==> flow/design.v <==
`timescale 1ns / 1ps
module ACS #(parameter data_width = 2, parameter path_width = 4, parameter seq_width = 5) (
	 input clk,
	 input reset,
	 input Enable,
	 input      [data_width-1 : 0] bmu1,
	 input      [path_width-1 : 0] pmu1,
	 input      [data_width-1 : 0] bmu2,
	 input      [path_width-1 : 0] pmu2,
	 input      [path_width-1 : 0] seq1,  
	 input      [path_width-1 : 0] seq2,  
	 input concatenate,
	 input [1:0] sel,
	 output reg [path_width-1 : 0] pmu,
	 output reg [seq_width-1  : 0] seq
    );
reg [path_width-1 : 0] adder1_out;  
reg [path_width-1 : 0] adder2_out;
reg [path_width-1 : 0] mux_out;
reg [seq_width-1 : 0] seq_mux;
reg [seq_width-1 : 0] MUX;
always @ (posedge clk or posedge reset)
	begin
		if (reset)
			begin
				pmu <= 4'd0;   
				seq <= 5'd0;  
			end
		else if (Enable)
			begin
				pmu <= MUX;
				seq <= seq_mux; 
			end
		else
			seq <= seq_mux;
	end
always @*
	begin
		adder1_out = bmu1 + pmu1;
		adder2_out = bmu2 + pmu2;
		if(adder1_out > adder2_out)
			begin
				mux_out = adder1_out;
				seq_mux = {seq1, concatenate};
			end
		else  
			begin
				mux_out = adder2_out;
				seq_mux = {seq2, concatenate};
			end
		case(sel)
			2'b00 : MUX   = adder1_out;
			2'b01 : MUX   = mux_out;
			2'b10 : MUX   = adder2_out;
			default : MUX = mux_out;
		endcase
end
endmodule
`timescale 1ns / 1ps
module ACS_unit #(parameter data_width = 2, parameter path_width = 4, parameter seq_width = 10) (
     input clk,
     input reset,
     input Enable1,
     input Enable2,
     input Enable3,
     input Enable4,
     input [1:0] sel,
     input      [data_width-1 : 0] acs00_branch,
     input      [data_width-1 : 0] acs01_branch,
     input      [data_width-1 : 0] acs10_branch,
     input      [data_width-1 : 0] acs11_branch,
     output wire [path_width-1 : 0] pmu00,
     output wire [seq_width-1  : 0] seq00,
     output wire [path_width-1 : 0] pmu01,
     output wire [seq_width-1  : 0] seq01,
     output wire [path_width-1 : 0] pmu10,
     output wire [seq_width-1  : 0] seq10,
     output wire [path_width-1 : 0] pmu11,
     output wire [seq_width-1  : 0] seq11
    );
ACS ACS00( .clk(clk), .reset(reset), .Enable(Enable1), .bmu1(acs00_branch), .sel(sel),
.pmu1(pmu00), .bmu2(acs01_branch), .pmu2(pmu10), .pmu(pmu00), .seq1(seq00), .seq2(seq10), .concatenate(0), .seq(seq00));
ACS ACS01( .clk(clk), .reset(reset), .Enable(Enable2), .bmu1(acs01_branch), .sel(sel),
.pmu1(pmu00), .bmu2(acs00_branch), .pmu2(pmu10), .pmu(pmu01), .seq1(seq00), .seq2(seq10), .concatenate(1), .seq(seq01));
ACS ACS10( .clk(clk), .reset(reset), .Enable(Enable3), .bmu1(acs10_branch), .sel(sel),
.pmu1(pmu01), .bmu2(acs11_branch), .pmu2(pmu11), .pmu(pmu10), .seq1(seq01), .seq2(seq11), .concatenate(0), .seq(seq10));
ACS ACS11( .clk(clk), .reset(reset), .Enable(Enable4), .bmu1(acs11_branch), .sel(sel),
.pmu1(pmu01), .bmu2(acs10_branch), .pmu2(pmu11), .pmu(pmu11), .seq1(seq01), .seq2(seq11), .concatenate(1), .seq(seq11));
endmodule
`timescale 1ns / 1ps
module BMU #(parameter data_width = 2) ( 
    input       [data_width-1 : 0] rx_data,
    input       [data_width-1 : 0] trellis,
    output wire [data_width-1 : 0] bmu_out
    );
reg [data_width-1 : 0] temp;
always @*
    begin
        temp[0] = !(rx_data[0] ^ trellis[0]);
        temp[1] = !(rx_data[1] ^ trellis[1]);   
    end
   assign bmu_out = temp[0] + temp[1];
endmodule
`timescale 1ns / 1ps
module BMU_top #(parameter data_width = 2) (
    input       [data_width-1 : 0] rx_data,
    output wire [data_width-1 : 0] bmu_out00,
    output wire [data_width-1 : 0] bmu_out01,
    output wire [data_width-1 : 0] bmu_out10,
    output wire [data_width-1 : 0] bmu_out11
    );
wire [data_width-1 : 0] state00;
wire [data_width-1 : 0] state11;
wire [data_width-1 : 0] state10;
wire [data_width-1 : 0] state01;
assign state00 = 00;
assign state11 = 11;
assign state10 = 10;
assign state01 = 01;
BMU bmu00 (.rx_data(rx_data), .trellis(state00), .bmu_out(bmu_out00));
BMU bmu01 (.rx_data(rx_data), .trellis(state11), .bmu_out(bmu_out01));
BMU bmu10 (.rx_data(rx_data), .trellis(state10), .bmu_out(bmu_out10));
BMU bmu11 (.rx_data(rx_data), .trellis(state01), .bmu_out(bmu_out11));
endmodule
`timescale 1ns / 1ps
module top #(parameter data_width = 2, parameter path_width = 4, parameter seq_width = 5)(
	input clk,
    input reset,
    input [data_width-1 : 0] state,
	input [data_width-1 : 0] rx_data,
	output reg [seq_width-1  : 0] sequence
    );
wire [path_width-1 : 0] pmu00;
wire [path_width-1 : 0] pmu01;
wire [path_width-1 : 0] pmu10;
wire [path_width-1 : 0] pmu11;
wire [seq_width-1  : 0] seq00;
wire [seq_width-1  : 0] seq01;
wire [seq_width-1  : 0] seq10;
wire [seq_width-1  : 0] seq11;
wire [data_width-1 : 0] bmu_out00;
wire [data_width-1 : 0] bmu_out01;
wire [data_width-1 : 0] bmu_out10;
wire [data_width-1 : 0] bmu_out11;
reg Enable1;
reg Enable2;
reg Enable3;
reg Enable4;
reg [1:0] sel;
BMU_top  BMU ( .rx_data(rx_data), .bmu_out00(bmu_out00), .bmu_out01(bmu_out01), .bmu_out10(bmu_out10), .bmu_out11(bmu_out11));
ACS_unit ACS (.clk(clk), .reset(reset), .Enable1(Enable1), .Enable2(Enable2), .Enable3(Enable3), .Enable4(Enable4), 
.acs00_branch(bmu_out00), .acs01_branch(bmu_out01),.acs10_branch(bmu_out10), .acs11_branch(bmu_out11),
.pmu00(pmu00), .seq00(seq00), .pmu01(pmu01), .seq01(seq01), .pmu10(pmu10), .seq10(seq10), .pmu11(pmu11),
.seq11(seq11), .sel(sel));
reg [2:0] counter;
reg [seq_width-1 : 0] Right_path;
reg [seq_width-1 : 0] Right_path1;
reg [seq_width-1 : 0] Right_path2;
reg [path_width-1 : 0] max1;
reg [path_width-1 : 0] max2;
always @(posedge clk or posedge reset) 
	begin 
		if(reset)
			counter <= 3'd0;
		 else 
		 	counter <= counter + 1'b1;
	end
	always @*
		begin
			case (counter)
				3'd0 : begin
						case (state)
							2'b00 : begin 		
									Enable1  = 1'b1;
									Enable2  = 1'b1;
									Enable3  = 1'b0;
									Enable4  = 1'b0;
								    sel      = 2'b00;  
							end
							2'b01 : begin 
									Enable1  = 1'b0;
									Enable2  = 1'b0;
									Enable3  = 1'b1;
									Enable4  = 1'b1;
									sel      = 2'b00;  
							end	
							2'b10 : begin 
									Enable1  = 1'b1;
									Enable2  = 1'b1;
									Enable3  = 1'b0;
									Enable4  = 1'b0;
									sel      = 2'b10;  
							end	
							2'b11 : begin 
									Enable1  = 1'b0;
									Enable2  = 1'b0;
									Enable3  = 1'b1;
									Enable4  = 1'b1;
									sel      = 2'b10;  
							end
						endcase
						sequence = 5'd0;		
				end
				3'd1 : begin
					case (state)
							2'b00 : sel = 2'b00;  
							2'b01 : sel = 2'b10;  
							2'b10 : sel = 2'b00;  
							2'b11 :	sel = 2'b10;  
					endcase
						Enable1  = 1'b1;
						Enable2  = 1'b1;
						Enable3  = 1'b1;
						Enable4  = 1'b1;
						sequence = 5'd0;
				end
				3'd5 : begin
						sel      = 2'b01;
						Enable1  = 1'b1;
						Enable2  = 1'b1;
						Enable3  = 1'b1;
						Enable4  = 1'b1;
						sequence = Right_path;
				end
				default : begin 
						sel      = 2'b01;
						Enable1  = 1'b1;
						Enable2  = 1'b1;
						Enable3  = 1'b1;
						Enable4  = 1'b1;
						sequence = 5'd0;
				end
			endcase
		end
always @*
	begin
		if(pmu00 > pmu01) begin
			Right_path1 = seq00;
			max1 = pmu00;
			end
		else begin
			Right_path1 = seq01;
            max1 = pmu01;
            end
		if (pmu10 > pmu11) begin
			Right_path2 = seq10;
			max2 = pmu10;
			end
		else begin
			Right_path2 = seq10;
            max2 = pmu11;
            end
		if(max1 > max2)
			Right_path = Right_path1;
		else
			Right_path = Right_path2;
	end
endmodule
From RTL to reports: top:

The steps from the RTL of top to its reports follow in flow order.
Line numbers count from 1 in the design file above.
Cell names lack the library's common part.
A cell with -- has no value.

* top module: top
* clock input: clk
* library: sky130hd
* timing corner: tt_025C_1v80

Word level:

Counts by Yosys on the flattened word-level netlist (proc, flatten, opt, wreduce; memories kept). Register bits leave out memories and registers merged into their read ports (data or address); mux counts leave out enables and synchronous resets folded into registers. Print and check cells are left out. Cells with the same type and inputs are merged into one.

* output and inout bits: 5
* register bits: 38
* bits of input ports: 6
* cells after elaboration: 68

* $lt $le $gt $ge: 7
* add/sub/neg operators: 13
* mux-type cells: 24
* equality and inequality tests: 6
* reduce/logical cells: 9

Operator list (number)
* adder 2 x 4 -> 4 bit: 8
* parallel mux 4 bit (select 2 bit): 4
* two-way mux 5 bit: 6
* greater-than comparator 4 bit: 7
* two-way mux 4 bit: 7
* parallel mux 2 bit (select 2 bit): 3
* adder 1 x 1 -> 2 bit: 4
* OR reduction 2 bit: 4
* equality test 2 bit with constant B: 3
* logical NOT 2 bit: 2
* parallel mux 1 bit (select 2 bit): 2
* adder 3 x 1 -> 3 bit with constant B: 1
* equality test 3 x 1 -> 1 bit with constant B: 1
* equality test 3 bit with constant B: 1
* logical NOT 3 bit: 1
* logical NOT 1 bit: 2
* equality test 2 x 1 -> 1 bit with constant B: 1
* two-way mux 1 bit: 2

Logic depth:

Longest topological path by Yosys (ltp), each cell counted once; first at word level (registers and memories cut), then after technology mapping (sequential cells cut; the memories' decode and read muxes count).

* depth in word-level cells: 6
* ABC_AREA: 0
* mapped depth: 14
* depth with buffers taken out: 14

Synthesis result:

The flow's flattened synthesis, as Yosys stat reports it; memories are mapped. The netlist is that of the ABC_AREA named above (0 if unset); the other value can give another one.
Totals and module areas in this step are rounded.

* mapped cells: 302
* mapped flip-flops: 33
* buffer cells: 8
* cell area after synthesis: 3000 um^2

Cells by type
* dfrtp_1: number 33, total area 825.792 um^2
* ha_1: number 43, total area 538.016 um^2
* fa_1: number 8, total area 160.154 um^2
* mux2i_1: number 15, total area 150.144 um^2
* mux2_2: number 10, total area 112.608 um^2
* inv_1: number 26, total area 97.594 um^2
* xnor2_1: number 11, total area 96.342 um^2
* nor2_1: number 20, total area 75.072 um^2
* xor2_1: number 8, total area 70.067 um^2
* a21oi_1: number 13, total area 65.062 um^2
* nand2_1: number 16, total area 60.058 um^2
* o41ai_4: number 2, total area 55.053 um^2
* nor2b_1: number 8, total area 50.048 um^2
* a211oi_1: number 6, total area 45.043 um^2
* a21o_1: number 4, total area 30.029 um^2
* nor3b_1: number 4, total area 30.029 um^2
* o21a_1: number 4, total area 30.029 um^2
* a2111oi_4: number 1, total area 27.526 um^2

Other cell types: 38; their cells: 70.
The figures by module come from a second, unflattened synthesis with its own total; it is not the netlist above.

* cell total of the unflattened synthesis: 388
* area (unflattened synthesis): 3960 um^2

Each row is one instance without its submodules.

By module
* ACS: times used 4, area 746 um^2, sequential area 225 um^2, cells 68
* top: times used 1, area 688 um^2, sequential area 75.1 um^2, cells 80
* ACS_unit: times used 1, area 158 um^2, sequential area 0.0 um^2, cells 22
* BMU: times used 4, area 30.0 um^2, sequential area 0.0 um^2, cells 3
* BMU_top: times used 1, area 7.5 um^2, sequential area 0.0 um^2, cells 2

Path before layout:

Path of least setup slack by OpenSTA after synthesis, without wires, with an ideal clock, recovery checks aside; 20% of the period is set as input and as output delay. Where synthesis merged equal registers, the netlist keeps one of their names.

* path type: reg-to-output
* start: register ACS.ACS11.pmu[1]
* end: output port sequence[2]
* path buffers: 0
* output delay: 0.798 ns
* required time: 3.192 ns
* clock period: 3.99 ns
* delay of the path: 3.075 ns
* driving pins on the path: 13
* arrival: 3.075 ns
* path slack: 0.117 ns
* period reached after synthesis: 3.873 ns

"delay of the path" = arrival - input delay + setup time.
A path that ends at an output port has no setup time.
"driving pins on the path": output pins that drive a net of the path, with the launching flip-flop's if there is one; two outputs of one cell count as two.
"period reached after synthesis" is the clock period less the worst setup slack; recovery checks do not enter. This is arithmetic on one report: input and output delays are still those of the set period (20% each).
Between the ends stands the longest chain of elaborated cells between them, by number of cells; it is not shown to be the way that was timed. Of several equally long chains one is given.
A line is the first line of the expression or statement that the cell stems from. Yosys adds cells for indexed reads and writes and turns some case tables into memories.

* cell sequence: dfrtp_1 > inv_1 > ha_1 > nor2b_1 > o21a_1 > o21a_1 > o21ai_1 > mux2_2 > ha_1 > and4_1 > a21oi_1 > nor2_1 > a211oi_1
* length of the longest elaborated chain: 5

RTL lines, path after synthesis
* from (decl): line 14 `output reg [path_width-1 : 0] pmu,`
* from (assign): line 26 `pmu <= 4'd0;`
* from (assign): line 31 `pmu <= MUX;`
* greater-than comparator 4 bit: line 245 `if (pmu10 > pmu11) begin`
* two-way mux 4 bit: line 245
* greater-than comparator 4 bit: line 253 `if(max1 > max2)`
* two-way mux 5 bit: line 253
* two-way mux 5 bit: line 170 `case (counter)`
* to (decl): line 131 `output reg [seq_width-1 : 0] sequence`

Path in the finished layout:

From the final timing report of stored run 1: the path of least setup slack in the routed layout; clock arrival at registers is part of the times.

* path type: reg-to-output
* start: register ACS.ACS10.pmu[1]
* end: output port sequence[0]
* path buffers: 2
* clock period: 4.78 ns
* arrival: 3.59 ns
* output delay: 0.96 ns
* required time: 3.82 ns
* driving pins on the path: 15
* path slack: 0.23 ns

Between the ends stands the longest chain of elaborated cells between them, by number of cells; it is not shown to be the way that was timed. Of several equally long chains one is given.

* cell sequence: dfrtp_2 > ha_1 > nor2b_1 > o21a_1 > o21a_1 > o21ai_1 > buf_4 > mux2_2 > ha_1 > nor2b_1 > o211ai_1 > a21oi_2 > nand4_1 > nor2_1 > clkdlybuf4s50_1
* length of the longest elaborated chain: 5

RTL lines, path after layout
* from (decl): line 14 `output reg [path_width-1 : 0] pmu,`
* from (assign): line 26 `pmu <= 4'd0;`
* from (assign): line 31 `pmu <= MUX;`
* greater-than comparator 4 bit: line 245 `if (pmu10 > pmu11) begin`
* two-way mux 4 bit: line 245
* greater-than comparator 4 bit: line 253 `if(max1 > max2)`
* two-way mux 5 bit: line 253
* two-way mux 5 bit: line 170 `case (counter)`
* to (decl): line 131 `output reg [seq_width-1 : 0] sequence`

Stored flow runs of top (2 of them; Yosys, OpenROAD, sky130hd). They differ in their settings and are not a sequence. Constraints: input delay and output delay 20% of the set period each, output load 0.01 pF.
The measured numbers are rounded.

### Stored run 1

==> flow/run.sh <==
#!/bin/bash
# the make line also repeats the synthesis and layout settings of config.mk as NAME=value (left out here)
make -C /OpenROAD-flow-scripts/flow DESIGN_CONFIG=/design/flow/config.mk WORK_HOME=/design/flow/orfs CLKGATE_MAP_FILE= finish
==> flow/config.mk <==
export PLATFORM = sky130hd
export DESIGN_NAME = top
export DESIGN_NICKNAME = top
export VERILOG_FILES = /design/flow/design.v
export SDC_FILE = /design/flow/constraint.sdc
export NUM_CORES = 4
export LEC_CHECK = 0
export CAP_MARGIN = 20
export CORE_MARGIN = 2
export CORE_UTILIZATION = 40
export SETUP_SLACK_MARGIN = -0.02
export SLEW_MARGIN = 20
==> flow/constraint.sdc <==
create_clock -name core_clock -period 4.78 [get_ports {clk}]
set_input_delay 0.9560 -clock core_clock [delete_from_list [all_inputs] [get_ports {clk}]]
set_output_delay 0.9560 -clock core_clock [all_outputs]
set_load 0.01 [all_outputs]

Results of stored run 1:
- Worst setup slack after layout: 0.233 ns
- Netlist area reported by Yosys: 3000 um^2
- Full die area: 8210 um^2
- Post-route utilization: 46.7%
- Worst-case hold slack: 0.435 ns

### Stored run 2

==> flow/run.sh <==
#!/bin/bash
# the make line also repeats the synthesis and layout settings of config.mk as NAME=value (left out here)
make -C /OpenROAD-flow-scripts/flow DESIGN_CONFIG=/design/flow/config.mk WORK_HOME=/design/flow/orfs CLKGATE_MAP_FILE= finish
==> flow/config.mk <==
export PLATFORM = sky130hd
export DESIGN_NAME = top
export DESIGN_NICKNAME = top
export VERILOG_FILES = /design/flow/design.v
export SDC_FILE = /design/flow/constraint.sdc
export NUM_CORES = 4
export LEC_CHECK = 0
export ABC_AREA = 1
export CAP_MARGIN = 15
export CELL_PAD_IN_SITES_GLOBAL_PLACEMENT = 0
export CORE_MARGIN = 2
export CORE_UTILIZATION = 47
export GPL_ROUTABILITY_DRIVEN = 0
export GPL_TIMING_DRIVEN = 0
export MIN_ROUTING_LAYER = met1
export PLACE_DENSITY_LB_ADDON = 0.09
export SETUP_SLACK_MARGIN = 0.25
export SLEW_MARGIN = 35
==> flow/constraint.sdc <==
create_clock -name core_clock -period 4.21 [get_ports {clk}]
set_input_delay 0.8420 -clock core_clock [delete_from_list [all_inputs] [get_ports {clk}]]
set_output_delay 0.8420 -clock core_clock [all_outputs]
set_load 0.01 [all_outputs]

Results of stored run 2:
- Worst setup slack after layout: 0.370 ns
- Netlist area reported by Yosys: 3310 um^2
- Full die area: 7730 um^2
- Post-route utilization: 58.4%
- Worst-case hold slack: 0.462 ns
